==> flow/design.v <==
module LedScan (
	input clk, 
	input [7:0] leds1,		
	input [7:0] leds2,
	input [7:0] leds3,
	input [7:0] leds4,
	output reg [7:0] leds, 
	output reg [3:0] lcol
	);
    reg [11:0] timer = 12'b0;
    always @ (posedge clk) begin
		case (timer[11:10])
			2'b00: begin
    			leds[7:0] <= leds1[7:0];
				lcol[3:0] <= 4'b1110;
			end	    
			2'b01: begin
    			leds[7:0] <= leds2[7:0];
				lcol[3:0] <= 4'b1101;
			end	    
			2'b10: begin
    			leds[7:0] <= leds3[7:0];
				lcol[3:0] <= 4'b1011;
			end	    
			2'b11: begin
    			leds[7:0] <= leds4[7:0];
				lcol[3:0] <= 4'b0111;
			end	    
    	endcase
    end
    always @ (posedge clk) begin
        timer <= timer + 1;
    end
endmodule
module main (
	input clk, 
	output led1, 
	output led2, 
	output led3, 
	output led4, 
	output led5, 
	output led6, 
	output led7, 
	output led8, 
	output lcol1, 
	output lcol2, 
	output lcol3, 
	output lcol4
	);
	reg [7:0] leds1;
	reg [7:0] leds2;
	reg [7:0] leds3;
	reg [7:0] leds4;
	wire [7:0] leds;
	wire [3:0] lcol;
	assign { led8, led7, led6, led5, led4, led3, led2, led1 } = leds[7:0];
	assign { lcol4, lcol3, lcol2, lcol1 } = lcol[3:0];
    reg [31:0] counter = 32'b0;
 	LedScan scan (
		.clk(clk), 
		.leds1(leds1),		
		.leds2(leds2),
		.leds3(leds3),
		.leds4(leds4),
		.leds(leds), 
		.lcol(lcol)
	);
    always @ (*) begin
		leds1[7:0] = ~counter[28:21];
		leds2[7:0] = 8'b00000000;
		leds3[7:0] = 8'b11110000;
		leds4[7:0] = 8'b00001111;
    end
    always @ (posedge clk) begin
        counter <= counter + 1;
    end
endmodule
; Tool chain data of main
; Tool output for the design above, in the order of the flow.
; Line numbers count from 1 in the design file above.
; Operators: Yosys type, input widths -> output width; for muxes data width and select width s.
; Cell names lack the library's common part.
; A cell with - has no value.
[setup]
top_module = main
clk_port = clk
library = sky130hd
lib_corner = tt_025C_1v80

; After elaboration
; Source: Yosys, flattened and elaborated, memories not mapped. Widths are those after wreduce; folded enables and synchronous resets count as part of the registers. Registers that Yosys merges into a memory's read port (data or address) are not register bits. Print and check cells do not count. Equal cells are merged and count once.
[word_totals]
output_inout_bits = 12
regBits = 56
[op_classes]
mux = 2
eq_ne = 3
addsub = 2
n_logic = 1
n_reduce_logical = 1
[ops]
columns = op, n
row1 = $add 32x1->32 const B, 1
row2 = $pmux 8 s4, 1
row3 = $pmux 4 s4, 1
row4 = $add 12x1->12 const B, 1
row5 = $not 8->8, 1
row6 = $eq 2x2->1 const B, 2
row7 = $eq 2x1->1 const B, 1
row8 = $logic_not 2->1, 1

; Depth
; Longest topological path by Yosys (ltp), each cell counted once; first at word level (registers and memories cut), then after technology mapping (sequential cells cut; the memories' decode and read muxes count).
[depth]
depth_word = 2
abc_area = 1
ltp_mapped = 8

; Synthesis result
; The flow's flattened synthesis, as Yosys stat reports it; memories are mapped. The netlist is that of the ABC_AREA named above (0 if unset); the other value can give another one.
[types]
columns = type, n, area_total_um2
row1 = dfxtp_1, 53, 1.06E+03
row2 = nand2_1, 93, 349.085
row3 = nor2_1, 37, 138.883
row4 = xor2_1, 14, 122.618
row5 = inv_1, 20, 75.072
row6 = xnor2_1, 7, 61.309
row7 = nand3_1, 12, 60.058
row8 = nand3b_1, 6, 45.043
row9 = nor2_4, 4, 45.043
row10 = nor2_2, 6, 37.536
row11 = a21oi_1, 5, 25.024
row12 = ha_1, 2, 25.024
row13 = nor2_8, 1, 20.019
row14 = o21ai_0, 4, 20.019
row15 = nand2_2, 3, 18.768
row16 = and2_1, 2, 12.512
row17 = nand2_4, 1, 11.261
row18 = inv_2, 2, 7.507
; Other cell types: 4; their cells: 4.
[synth_totals]
synth_area_um2 = 2157.1
seqArea_um2 = 1061.0
cells = 276
ffs = 53

; Path before layout
; Source: OpenSTA report_checks on the synthesized netlist (no wires, ideal clock, input and output delay 20% of the period each), path of least setup slack; recovery checks are left aside. Register names are those of the netlist, which keeps one name where synthesis merged equal registers.
[synth_path]
path_type = register to register
start = register counter[0]
end = register counter[24]
t_first_pin_ps = 0
path_buffers = 0
path_stages = 9
delay_ps = 1261
arrival_ps = 1149
setup_time_ps = 112
tclk_ps = 1740
path_slack_ps = 478
synth_period_reached_ps = 1262
; "delay_ps" is the arrival time less input delay plus setup time.
; "path_stages": output pins that drive a net of the path, with the launching flip-flop's if there is one; two outputs of one cell count as two.
; "synth_period_reached_ps" is the clock period less the worst setup slack; recovery checks do not enter. This is arithmetic on one report: input and output delays are still those of the set period (20% each).
; The rows between start and end are the longest chain of elaborated cells between them; the timing report does not say that the signal goes this way. Where chains are equally long, one stands for them.
; Each line given opens the expression or statement behind the cell; cells for indexed reads and writes are added by Yosys, which also makes memories of some case tables.
[synth_between]
cell_sequence = dfxtp_1 > ha_1 > nand2_2 > nor2_8 > nand2_4 > nor2_4 > nand2_1 > nand2_1 > nand2_1
elab_chain_len = 1
cone_cells = 1
lines_between = 1
cone_classes = add/sub: 1
[synth_rtl]
columns = item, line
row1 = "start, declared", 58  ; reg [31:0] counter = 32'b0;
row2 = "start, assigned", 75  ; counter <= counter + 1;
row3 = $add 32x1->32, 75
row4 = "end, assigned", 75
row5 = "end, declared", 58

; Path in the finished layout
; From the final timing report of record 1: the path of least setup slack in the routed layout; clock arrival at registers is part of the times.
; The report prints the path's times to 10 ps; the period is as set.
[layout_path]
path_type = register to output
start = register scan.leds[4]
end = output port led5
path_buffers = 1
out_delay_ps = 460
path_stages = 2
path_slack_ps = 690
t_first_pin_ps = 300
tclk_ps = 2300
arrival_ps = 1150
; At most two assigning lines are given for a register; there are more.
[layout_between]
cell_sequence = dfxtp_1 > clkdlybuf4s50_1
elab_chain_len = 0
cone_cells = 0
lines_between = 0
[layout_rtl]
columns = item, line
row1 = "start, declared", 7  ; output reg [7:0] leds,
row2 = "start, assigned", 14  ; leds[7:0] <= leds1[7:0];
row3 = "start, assigned", 18  ; leds[7:0] <= leds2[7:0];
row4 = "end, declared", 41  ; output led5,

; Top module main; platform sky130hd; tools Yosys and OpenROAD; 2 stored runs in no particular order. Input and output delays are each 20% of the period that was set; the output load is 0.01 pF.
; "clock_period_reached_ps": clock period set for the run, less the worst setup slack. It is reckoned from that one timing run; input and output delays stay at 20% of the period that was set.
; "worst_path_ps" is the time allowed to the run's worst setup path (the clock period less input and output delay, where it has them) less its slack. Clock arrival times count: a late capture clock shortens it, a late launch clock lengthens it.
; "power_total_uw": no workload was simulated; the value follows from the tool's default switching activity.
; "worst_path_ps" is given in steps of 10 ps.

[record 1: settings]
period_ns = 2.3
CORE_UTILIZATION = 38
PLACE_DENSITY = 0.5
HOLD_SLACK_MARGIN = 0.03
CORE_ASPECT_RATIO = 0.95
CORE_MARGIN = 9
CELL_PAD_IN_SITES_DETAIL_PLACEMENT = 0
TNS_END_PERCENT = 85
ABC_AREA = 1
GPL_TIMING_DRIVEN = 0
CTS_CLUSTER_SIZE = 59
CAP_MARGIN = 15
SLEW_MARGIN = 20
[record 1: results]
synthArea_um2 = 2157.1
ws_hold_ps = 411
finalCellArea_um2 = 2454.8
clock_period_reached_ps = 1606
total_die_area_um2 = 8713.8
finalUtil_frac = 0.452
tns_ps = 0
setup_worst_slack_ps = 694
power_total_uw = 1451
worst_path_ps = 1150
critical_path_kind = register to output

[record 2: settings]
period_ns = 2.05
CORE_UTILIZATION = 56
SETUP_SLACK_MARGIN = 0.33
PLACE_DENSITY_LB_ADDON = 0.3
HOLD_SLACK_MARGIN = 0.01
CORE_MARGIN = 8
CELL_PAD_IN_SITES_GLOBAL_PLACEMENT = 3
TNS_END_PERCENT = 40
GPL_ROUTABILITY_DRIVEN = 1
CTS_CLUSTER_DIAMETER = 50
CAP_MARGIN = 10
SLEW_MARGIN = 10
[record 2: results]
outcome = no results, placement failed with FLW-0024

==> flow/design.v <==
module shift_reg (clk, clken, SI, SO);
parameter WIDTH = 32;
input clk, clken, SI;
output SO;
reg [WIDTH-1:0] shreg;
always @(posedge clk)
begin
if (clken)
shreg = {shreg[WIDTH-2:0], SI};
end
assign SO = shreg[WIDTH-1];
endmodule
* Step by step through the tools: shift_reg
The steps from the RTL of shift_reg to its reports follow in flow order. Line numbers count from 1 in the design file above. Operators: Yosys type, input widths -> output width; for muxes data width and select width s. Library cell names are shortened. The mark -- stands for no value.
Set-up: top module shift_reg, clock port clk, cell library sky130hd, timing corner tt_025C_1v80

* Word-level counts
Counts by Yosys on the flattened word-level netlist (proc, flatten, opt, wreduce; memories kept). Register bits leave out memories and registers merged into their read ports (data or address); mux counts leave out enables and synchronous resets folded into registers. Print and check cells are left out. Cells with the same type and inputs are merged into one.
Storage and ports: bits in registers 32, input port bits 3, word-level cells 1

* Longest topological paths
Depth = most cells in a row (Yosys ltp): at word level without a register or memory, in the mapped netlist without a sequential cell, where the memories' decode and read muxes count.
Depth: depth after elaboration 0, ABC_AREA 0, depth in mapped cells 0, gate-level depth less buffers 0

* Mapped cells and area
Source: synth_stat.txt of the flow (Yosys; design flattened, memories mapped). It holds for the ABC_AREA given above (unset counts as 0); a run with the other value may have another netlist. Totals and module areas in this step are rounded.
Synthesis totals: mapped cells 32, cell area after synthesis 0.0009609 mm2, area of sequential cells 0.0009609 mm2, flip-flop cells 32
Cell types (number):
- edfxtp_1 | 32

* Worst setup path after synthesis
Source: OpenSTA report_checks on the synthesized netlist (no wires, ideal clock, input and output delay 20% of the period each), path of least setup slack; recovery checks are left aside. Register names are those of the netlist, which keeps one name where synthesis merged equal registers.
Path after synthesis: kind reg-to-output, start point reg shreg[31], end point out SO, clock period 1170 ps, external output delay 234 ps, launch time at the first pin 0 ps, data arrival time 394 ps, slack 542 ps, path delay 394 ps, stages on the path 1, buffers on the path 0, synthesis period reached 628 ps
"path delay" = arrival - input delay + setup time. A path that ends at an output port has no setup time. "stages on the path": output pins that drive a net of the path, with the launching flip-flop's if there is one; two outputs of one cell count as two. "synthesis period reached" is the clock period less the worst setup slack; recovery checks do not enter. This is arithmetic on one report: input and output delays are still those of the set period (20% each).
On the way, after synthesis: cell sequence edfxtp_1, cells in the longest elaborated chain 0
Ends and longest elaborated chain, after synthesis:
- start: declaration | RTL line 5 | reg [WIDTH-1:0] shreg;
- start: assignment | RTL line 9 | shreg = {shreg[WIDTH-2:0], SI};
- end: declaration | RTL line 4 | output SO;

* Timing after layout
Path of least setup slack in the final report of stored run 1 (OpenROAD, finished layout, wires in). Where an end is a register, its clock arrival counts in the times. The report prints the path's times to 10 ps; the period is as set.
Path post-layout: kind reg-to-output, start point reg shreg[31], end point out SO, clock period 1010 ps, external output delay 200 ps, launch time at the first pin 320 ps, data arrival time 820 ps, slack -10 ps, stages on the path 2, buffers on the path 1
On the way, post-layout: cell sequence edfxtp_1 > buf_2, cells in the longest elaborated chain 0
Ends and longest elaborated chain, post-layout:
- start: declaration | RTL line 5 | reg [WIDTH-1:0] shreg;
- start: assignment | RTL line 9 | shreg = {shreg[WIDTH-2:0], SI};
- end: declaration | RTL line 4 | output SO;

# Flow runs of shift_reg

Measured results for shift_reg: 2 stored runs of the Yosys and OpenROAD flow on sky130hd. The settings differ; the order carries no meaning. The constraints put input and output delay at 20% of the set period each and load the outputs with 0.01 pF.
"clock period reached" = clock period - worst setup slack. The figure is calculated, with input and output delays left at 20% of the set period.
"critical path time" means the part of the period allowed to the worst setup path (the constraints hold back 20% at inputs and 20% at outputs) less its slack; where the path has registers, the arrival times of their clocks count too.
"power" is the tool's figure for a default switching activity; nothing was simulated.
"critical path time" is given in steps of 10 ps.
Results are given in rounded form.

[stored run 1] flow files
==> flow/run.sh <==
#!/bin/bash
# the make line also repeats the synthesis and layout settings of config.mk as NAME=value (left out here)
make -C /OpenROAD-flow-scripts/flow DESIGN_CONFIG=/design/flow/config.mk WORK_HOME=/design/flow/orfs CLKGATE_MAP_FILE= finish
==> flow/config.mk <==
export PLATFORM = sky130hd
export DESIGN_NAME = shift_reg
export DESIGN_NICKNAME = shift_reg
export VERILOG_FILES = /design/flow/design.v
export SDC_FILE = /design/flow/constraint.sdc
export NUM_CORES = 4
export LEC_CHECK = 0
export CAP_MARGIN = 20
export CELL_PAD_IN_SITES_GLOBAL_PLACEMENT = 1
export CORE_MARGIN = 2
export CORE_UTILIZATION = 35
export CTS_CLUSTER_DIAMETER = 242
export GPL_ROUTABILITY_DRIVEN = 1
export GPL_TIMING_DRIVEN = 0
export MAX_ROUTING_LAYER = met5
export PLACE_DENSITY = 0.57
export SLEW_MARGIN = 20
==> flow/constraint.sdc <==
create_clock -name core_clock -period 1.01 [get_ports {clk}]
set_input_delay 0.2020 -clock core_clock [delete_from_list [all_inputs] [get_ports {clk}]]
set_output_delay 0.2020 -clock core_clock [all_outputs]
set_load 0.01 [all_outputs]

[stored run 1] result: worst setup slack after layout -9 ps; critical path time 820 ps; critical path type reg-to-output; area inside the die boundary 0.00318 mm2; utilization after routing 43.2 %; standard-cell area after layout 0.0011 mm2; chip area after synthesis (Yosys) 0.0009609 mm2; lowest hold slack 426 ps; power 2,497 µW; clock period reached 1,019 ps; total negative setup slack -9 ps

[stored run 2] flow files
==> flow/run.sh <==
#!/bin/bash
# the make line also repeats the synthesis and layout settings of config.mk as NAME=value (left out here)
make -C /OpenROAD-flow-scripts/flow DESIGN_CONFIG=/design/flow/config.mk WORK_HOME=/design/flow/orfs CLKGATE_MAP_FILE= finish
==> flow/config.mk <==
export PLATFORM = sky130hd
export DESIGN_NAME = shift_reg
export DESIGN_NICKNAME = shift_reg
export VERILOG_FILES = /design/flow/design.v
export SDC_FILE = /design/flow/constraint.sdc
export NUM_CORES = 4
export LEC_CHECK = 0
export CAP_MARGIN = 20
export CORE_MARGIN = 2
export CORE_UTILIZATION = 40
export SLEW_MARGIN = 20
==> flow/constraint.sdc <==
create_clock -name core_clock -period 0.912 [get_ports {clk}]
set_input_delay 0.1824 -clock core_clock [delete_from_list [all_inputs] [get_ports {clk}]]
set_output_delay 0.1824 -clock core_clock [all_outputs]
set_load 0.01 [all_outputs]

[stored run 2] result: worst setup slack after layout -83 ps; area inside the die boundary 0.002811 mm2; utilization after routing 48.9 %; total negative setup slack -83 ps; clock period reached 995 ps; standard-cell area after layout 0.001092 mm2; lowest hold slack 427 ps; critical path time 810 ps; critical path type reg-to-output; power 2,488 µW; chip area after synthesis (Yosys) 0.0009609 mm2
